==> flow/design.v <==
`timescale 1ns / 1ps
module transmit(br, start, stop, parity, intt, thr, prev, thr_out, tx);
input br;
input start, stop, intt;
input [1:0]parity;
input [7:0]thr, prev;
output reg [7:0]thr_out;
output reg tx;
reg [1:0]mode;
always @(posedge br)
begin
    if({start,stop}==2'b10)
        mode = 2'b00;
    else 
        if({start,stop}==2'b01)
            mode = 2'b01;
        else
            if(parity[0]==1'b1)
                mode = 2'b10;
            else
                mode = 2'b11;     
end
always @(negedge br)
begin
    case(mode[1:0])
        3'b00: 
        begin 
            tx <= 1'b0;
            if(intt == 1'b1)
                thr_out <= prev;
            else
                thr_out <= thr;
        end
        3'b01: tx <= 1'b1;
        3'b10: tx <= parity[1];
        3'b11:
        begin
            thr_out[7] <= 1'b0;
            thr_out[6] <= thr_out[7];
            thr_out[5] <= thr_out[6];
            thr_out[4] <= thr_out[5];
            thr_out[3] <= thr_out[4];
            thr_out[2] <= thr_out[3];
            thr_out[1] <= thr_out[2];
            thr_out[0] <= thr_out[1];
            tx <= thr_out[0];
        end
    endcase
end        
endmodule
Step by step through the tools: transmit
Tool output for the design above, in the order of the flow.
Line numbers count from 1 in the design file above.
Operators: Yosys type, input widths -> output width; for muxes data width and select width s.
{"block": "inputs", "design": "transmit", "clk_port": "br", "lib": "sky130hd", "pvt_corner": "tt_025C_1v80"}

Elaborated design
Counts by Yosys on the flattened word-level netlist (proc, flatten, opt, wreduce; memories kept). Register bits leave out memories and registers merged into their read ports (data or address). Print and check cells are left out. Cells with the same type and inputs are merged into one.
{"block": "word_totals", "output_inout_bits": 9, "input_bits": 22, "reg_bits": 11, "word_cells": 31}
{"block": "classes", "n_mux": 19, "eq_ne": 5, "reduce_logical": 3}
{"block": "ops", "cell": "$pmux 1 s2", "n": 8}
{"block": "ops", "cell": "$mux 1", "n": 10}
{"block": "ops", "cell": "$eq 2x2->1 const B", "n": 3}
{"block": "ops", "cell": "$eq 2x1->1 const B", "n": 2}
{"block": "ops", "cell": "$pmux 1 s4", "n": 1}
{"block": "ops", "cell": "$logic_not 2->1", "n": 1}
{"block": "ops", "cell": "$reduce_bool 2->1", "n": 1}
{"block": "ops", "cell": "$reduce_or 2->1", "n": 1}

Longest topological paths
Yosys ltp: most cells in a row. Word level: on the elaborated netlist, between registers, memories and ports. Mapped: between sequential cells and ports; inverters and the memories' decode and read muxes count.
{"block": "depth", "ltp_word": 2, "abc_area": 0, "depth_mapped": 3, "mapped_depth_nobuf": 2}

Synthesis result
Yosys stat after the flow's synthesis: flattened, memories mapped to cells. It holds for the ABC_AREA given above (unset counts as 0); a run with the other value may have another netlist.
{"block": "mapped", "area_mm2": 0.0005543, "flip_flops": 13, "cell_count": 45}
{"block": "by_type", "type": "sky130_fd_sc_hd__edfxtp_1", "n": 8, "area_total_um2": 240.23}
{"block": "by_type", "type": "sky130_fd_sc_hd__dfxtp_1", "n": 5, "area_total_um2": 100.096}
{"block": "by_type", "type": "sky130_fd_sc_hd__mux2i_1", "n": 8, "area_total_um2": 80.077}
{"block": "by_type", "type": "sky130_fd_sc_hd__o21ai_1", "n": 6, "area_total_um2": 30.029}
{"block": "by_type", "type": "sky130_fd_sc_hd__nand2_1", "n": 7, "area_total_um2": 26.275}
{"block": "by_type", "type": "sky130_fd_sc_hd__nor2b_1", "n": 2, "area_total_um2": 12.512}
{"block": "by_type", "type": "sky130_fd_sc_hd__a221o_2", "n": 1, "area_total_um2": 11.261}
{"block": "by_type", "type": "sky130_fd_sc_hd__buf_6", "n": 1, "area_total_um2": 11.261}
{"block": "by_type", "type": "sky130_fd_sc_hd__o21ai_2", "n": 1, "area_total_um2": 8.758}
{"block": "by_type", "type": "sky130_fd_sc_hd__buf_4", "n": 1, "area_total_um2": 7.507}
{"block": "by_type", "type": "sky130_fd_sc_hd__nor3b_1", "n": 1, "area_total_um2": 7.507}
{"block": "by_type", "type": "sky130_fd_sc_hd__or2_2", "n": 1, "area_total_um2": 6.256}
{"block": "by_type", "type": "sky130_fd_sc_hd__nor3_1", "n": 1, "area_total_um2": 5.005}
{"block": "by_type", "type": "sky130_fd_sc_hd__inv_1", "n": 1, "area_total_um2": 3.754}
{"block": "by_type", "type": "sky130_fd_sc_hd__nor2_1", "n": 1, "area_total_um2": 3.754}

Ticket comment

2 stored runs of transmit in the flow (synthesis by Yosys, layout by OpenROAD, sky130hd cells), in arbitrary order. Constraints: input delay and output delay 20% of the set period each, output load 0.01 pF.

Job 1
==> flow/run.sh <==
#!/bin/bash
# the make line also repeats the synthesis and layout settings of config.mk as NAME=value (left out here)
make -C /OpenROAD-flow-scripts/flow DESIGN_CONFIG=/design/flow/config.mk WORK_HOME=/design/flow/orfs CLKGATE_MAP_FILE= finish
==> flow/config.mk <==
export PLATFORM = sky130hd
export DESIGN_NAME = transmit
export DESIGN_NICKNAME = transmit
export VERILOG_FILES = /design/flow/design.v
export SDC_FILE = /design/flow/constraint.sdc
export NUM_CORES = 4
export LEC_CHECK = 0
export CAP_MARGIN = 0
export CELL_PAD_IN_SITES_GLOBAL_PLACEMENT = 1
export CORE_ASPECT_RATIO = 0.66
export CORE_MARGIN = 2
export CORE_UTILIZATION = 53
export GPL_ROUTABILITY_DRIVEN = 1
export SETUP_SLACK_MARGIN = 0.17
export SLEW_MARGIN = 20
==> flow/constraint.sdc <==
create_clock -name core_clock -period 2.71 [get_ports {br}]
set_input_delay 0.5420 -clock core_clock [delete_from_list [all_inputs] [get_ports {br}]]
set_output_delay 0.5420 -clock core_clock [all_outputs]
set_load 0.01 [all_outputs]

==> results of job 1, as JSON <==
{
  "outcome": "stopped before the end: floorplanning reported PDN-0185"
}

Job 2
==> flow/run.sh <==
#!/bin/bash
# the make line also repeats the synthesis and layout settings of config.mk as NAME=value (left out here)
make -C /OpenROAD-flow-scripts/flow DESIGN_CONFIG=/design/flow/config.mk WORK_HOME=/design/flow/orfs CLKGATE_MAP_FILE= finish
==> flow/config.mk <==
export PLATFORM = sky130hd
export DESIGN_NAME = transmit
export DESIGN_NICKNAME = transmit
export VERILOG_FILES = /design/flow/design.v
export SDC_FILE = /design/flow/constraint.sdc
export NUM_CORES = 4
export LEC_CHECK = 0
export ABC_AREA = 0
export CAP_MARGIN = 20
export CORE_MARGIN = 2
export CORE_UTILIZATION = 36
export CTS_CLUSTER_DIAMETER = 55
export CTS_CLUSTER_SIZE = 74
export MAX_ROUTING_LAYER = met4
export SLEW_MARGIN = 20
==> flow/constraint.sdc <==
create_clock -name core_clock -period 2.4 [get_ports {br}]
set_input_delay 0.4800 -clock core_clock [delete_from_list [all_inputs] [get_ports {br}]]
set_output_delay 0.4800 -clock core_clock [all_outputs]
set_load 0.01 [all_outputs]

==> results of job 2, as JSON <==
{
  "synth_area_mm2": 0.0005543,
  "holdWs_ns": 0.504,
  "die_footprint_mm2": 0.0018697,
  "final_cell_area_mm2": 0.0009622,
  "worstSetupSlack_ns": -0.142,
  "tns_setup_ns": -1.076
}
