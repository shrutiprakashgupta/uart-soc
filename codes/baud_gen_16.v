==> flow/design.v <==
`timescale 1ns / 1ps
module baud_gen_16(clk, rst, br, div);
input clk,rst;
output reg br;
reg [15:0]brgcount;
input [15:0]div;
always @(posedge clk)
begin
    if(rst)
    begin
        brgcount = div;
        br = 0;
    end
    else 
        brgcount = brgcount + 1'b1;
    if (brgcount==div)
    begin
        brgcount = 16'b0000_0000_0000_0000;
        br = ~br;
    end
end
endmodule
# ---- Tool chain data of baud_gen_16
# The steps from the RTL of baud_gen_16 to its reports follow in flow order.
# Line numbers count from 1 in the design file above.
# The mark -- stands for no value.
dict set report setup {
  top {baud_gen_16}
  clock {clk}
  lib {sky130hd}
  corner {tt_025C_1v80}
}

# ---- Word level
# Yosys after proc, flatten, opt, wreduce and memory -nomap, before mapping. Enables and synchronous resets that opt folds into registers are not counted as muxes. Memory bits, and registers merged into a memory's read port (data or address), are not among the register bits. Print and check cells are not counted. Equal cells are merged and count once.
dict set report classes {
  n_eq 1
  logic 1
  addsub 1
  mux 3
}
# op n
set ops {}
lappend ops {{adder 16 x 1 -> 16 bit with constant B} 1}
lappend ops {{equality test 16 bit} 1}
lappend ops {{2-to-1 mux 16 bit} 1}
lappend ops {{2-to-1 mux 1 bit} 2}
lappend ops {{NOT 1 bit} 1}
dict set report word_totals {
  in_bits 18
  ff_bits 17
}

# ---- Depth
# Depth = most cells in a row (Yosys ltp): at word level without a register or memory, in the mapped netlist without a sequential cell, where the memories' decode and read muxes count.
dict set report depth {
  depth_word 4
  ABC_AREA 1
  ltp_mapped 14
  depth_no_buf 14
}

# ---- Synthesis result
# Yosys stat after the flow's synthesis: flattened, memories mapped to cells. It holds for the ABC_AREA given above (unset counts as 0); a run with the other value may have another netlist.
# The area totals of this step are shown rounded.
# cell_type n area_total_um2
set types {}
lappend types {sky130_fd_sc_hd__dfxtp_1 17 340.326}
lappend types {sky130_fd_sc_hd__nand2_1 80 300.288}
lappend types {sky130_fd_sc_hd__nand3_1 25 125.12}
lappend types {sky130_fd_sc_hd__inv_1 30 112.608}
lappend types {sky130_fd_sc_hd__a21oi_1 20 100.096}
lappend types {sky130_fd_sc_hd__nand4_1 14 87.584}
lappend types {sky130_fd_sc_hd__o21ai_0 17 85.082}
lappend types {sky130_fd_sc_hd__nor2_1 15 56.304}
lappend types {sky130_fd_sc_hd__nor2_4 5 56.304}
lappend types {sky130_fd_sc_hd__buf_6 2 22.522}
lappend types {sky130_fd_sc_hd__nand3b_1 3 22.522}
lappend types {sky130_fd_sc_hd__o21bai_1 3 22.522}
lappend types {sky130_fd_sc_hd__buf_2 3 15.014}
lappend types {sky130_fd_sc_hd__ha_1 1 12.512}
lappend types {sky130_fd_sc_hd__nand2_2 2 12.512}
lappend types {sky130_fd_sc_hd__nor2_2 2 12.512}
lappend types {sky130_fd_sc_hd__o21bai_2 1 11.261}
lappend types {sky130_fd_sc_hd__xnor2_1 1 8.758}
# Not listed: further types 4, cells in them 5.
dict set report mapped {
  ff_cells 17
  seqArea_um2 340
  stdcells 246
  mapped_area_um2 1430
}

# ---- Path before layout
# OpenSTA on the mapped netlist: ideal clock, no wires. The path of least setup slack (recovery checks aside). Input and output delay are each 20% of the period. Register names are those of the netlist, which keeps one name where synthesis merged equal registers.
dict set report synth_timing {
  path_type {input to register}
  startpoint {in rst}
  endpoint {reg brgcount[12]}
  path_delay_ns 1.314
  launch_ns 0.504
  input_delay_ns 0.504
  t_required_ns 2.401
  clock_period_ns 2.52
  path_buffers 3
  arrival_time_ns 1.699
  path_stages 11
  path_slack_ns 0.701
  synth_period_reached_ns 1.819
}
# "path_delay_ns" is the arrival time less input delay plus setup time.
# "path_stages": output pins that drive a net of the path, with the launching flip-flop's if there is one; two outputs of one cell count as two.
# "synth_period_reached_ns" is the clock period less the worst setup slack; recovery checks do not enter. This is arithmetic on one report: input and output delays are still those of the set period (20% each).
# The rows between start and end are the longest chain of elaborated cells between them; the timing report does not say that the signal goes this way. Where chains are equally long, one stands for them.
# Each line given opens the expression or statement behind the cell; cells for indexed reads and writes are added by Yosys, which also makes memories of some case tables.
# A register here has more assigning lines than the two given.
dict set report synth_via {
  path_cell_list {sky130_fd_sc_hd__buf_2 > sky130_fd_sc_hd__inv_1 > sky130_fd_sc_hd__buf_2 > sky130_fd_sc_hd__nand3_1 > sky130_fd_sc_hd__nand3_1 > sky130_fd_sc_hd__nand3_1 > sky130_fd_sc_hd__nor2_1 > sky130_fd_sc_hd__nand2_1 > sky130_fd_sc_hd__nor2_4 > sky130_fd_sc_hd__buf_6 > sky130_fd_sc_hd__a21oi_1}
  elab_chain_len 2
}
# item line_no
set synth_lines {}
lappend synth_lines {{start, declared} 3} ;# input clk,rst;
lappend synth_lines {{2-to-1 mux 16 bit} 9} ;# if(rst)
lappend synth_lines {{equality test 16 bit} 16} ;# if (brgcount==div)
lappend synth_lines {{end, assigned} 11} ;# brgcount = div;
lappend synth_lines {{end, assigned} 15} ;# brgcount = brgcount + 1'b1;
lappend synth_lines {{end, declared} 5} ;# reg [15:0]brgcount;

# ---- Timing after layout
# Path of least setup slack in the final report of run 1 (OpenROAD, finished layout, wires in). Where an end is a register, its clock arrival counts in the times.
dict set report layout_timing {
  path_type {input to register}
  startpoint {in rst}
  endpoint {reg brgcount[11]}
  clock_period_ns 3.18
  t_required_ns 3.31
  launch_ns 0.64
  path_stages 14
  path_slack_ns 0.61
  input_delay_ns 0.64
  arrival_time_ns 2.71
  path_buffers 3
}
# The rows between start and end are the longest chain of elaborated cells between them; the timing report does not say that the signal goes this way. Where chains are equally long, one stands for them.
# A register here has more assigning lines than the two given.
dict set report layout_via {
  path_cell_list {sky130_fd_sc_hd__clkdlybuf4s50_1 > sky130_fd_sc_hd__inv_1 > sky130_fd_sc_hd__buf_12 > sky130_fd_sc_hd__nand2_1 > sky130_fd_sc_hd__nand2_1 > sky130_fd_sc_hd__nand2_1 > sky130_fd_sc_hd__nand2_1 > sky130_fd_sc_hd__inv_1 > sky130_fd_sc_hd__nand3_1 > sky130_fd_sc_hd__nor2_1 > sky130_fd_sc_hd__nand2_1 > sky130_fd_sc_hd__nor2_4 > sky130_fd_sc_hd__buf_4 > sky130_fd_sc_hd__a21oi_1}
  elab_chain_len 2
}
# item line_no
set layout_lines {}
lappend layout_lines {{start, declared} 3} ;# input clk,rst;
lappend layout_lines {{2-to-1 mux 16 bit} 9} ;# if(rst)
lappend layout_lines {{equality test 16 bit} 16} ;# if (brgcount==div)
lappend layout_lines {{end, assigned} 11} ;# brgcount = div;
lappend layout_lines {{end, assigned} 15} ;# brgcount = brgcount + 1'b1;
lappend layout_lines {{end, declared} 5} ;# reg [15:0]brgcount;

# baud_gen_16 through Yosys and OpenROAD on sky130hd: 2 stored runs, unordered, with their settings and measured results. The constraints put input and output delay at 20% of the set period each and load the outputs with 0.01 pF.
# By "achieved_clock_period_ns" is meant the clock period of the run minus its worst setup slack. This is arithmetic on one report: input and output delays are still those of the set period (20% each).
# By "critical_path_time_ns" is meant the share of the clock period that the worst setup path is allowed (20% is reserved at inputs, 20% at outputs), minus its slack. Clock arrival times at its registers enter into it.
# "power_total_uw" rests on the timing tool's default activity at the inputs, not on a simulated workload.
# Results are given in rounded form.
run="run 1" settings period_ns=3.18 CORE_UTILIZATION=25 PLACE_DENSITY_LB_ADDON=0.06 HOLD_SLACK_MARGIN=0.3 CORE_ASPECT_RATIO=0.51 CELL_PAD_IN_SITES_GLOBAL_PLACEMENT=2 ABC_AREA=1 GPL_TIMING_DRIVEN=1 GPL_ROUTABILITY_DRIVEN=1 MAX_ROUTING_LAYER="met5" CAP_MARGIN=20 CORE_MARGIN=2 SLEW_MARGIN=20
run="run 1" results die_area_um2=6390 synth_chip_area_um2=1430 fin_ws_ns=0.605 critical_path_time_ns=1.94 critical_path_type="input to register" final_cell_area_um2=1730 power_total_uw=650 setupTns_ns=0.000 layout_utilization_frac=0.318 holdWs_ns=0.552 achieved_clock_period_ns=2.575
run="run 2" settings period_ns=3.69 CORE_UTILIZATION=69 PLACE_DENSITY_LB_ADDON=0.21 CORE_ASPECT_RATIO=1.74 CELL_PAD_IN_SITES_GLOBAL_PLACEMENT=3 ABC_AREA=1 GPL_ROUTABILITY_DRIVEN=1 CTS_CLUSTER_SIZE=22 MIN_ROUTING_LAYER="met2" CAP_MARGIN=20 CORE_MARGIN=2 SLEW_MARGIN=20
run="run 2" outcome="did not finish, placement stopped with FLW-0024"
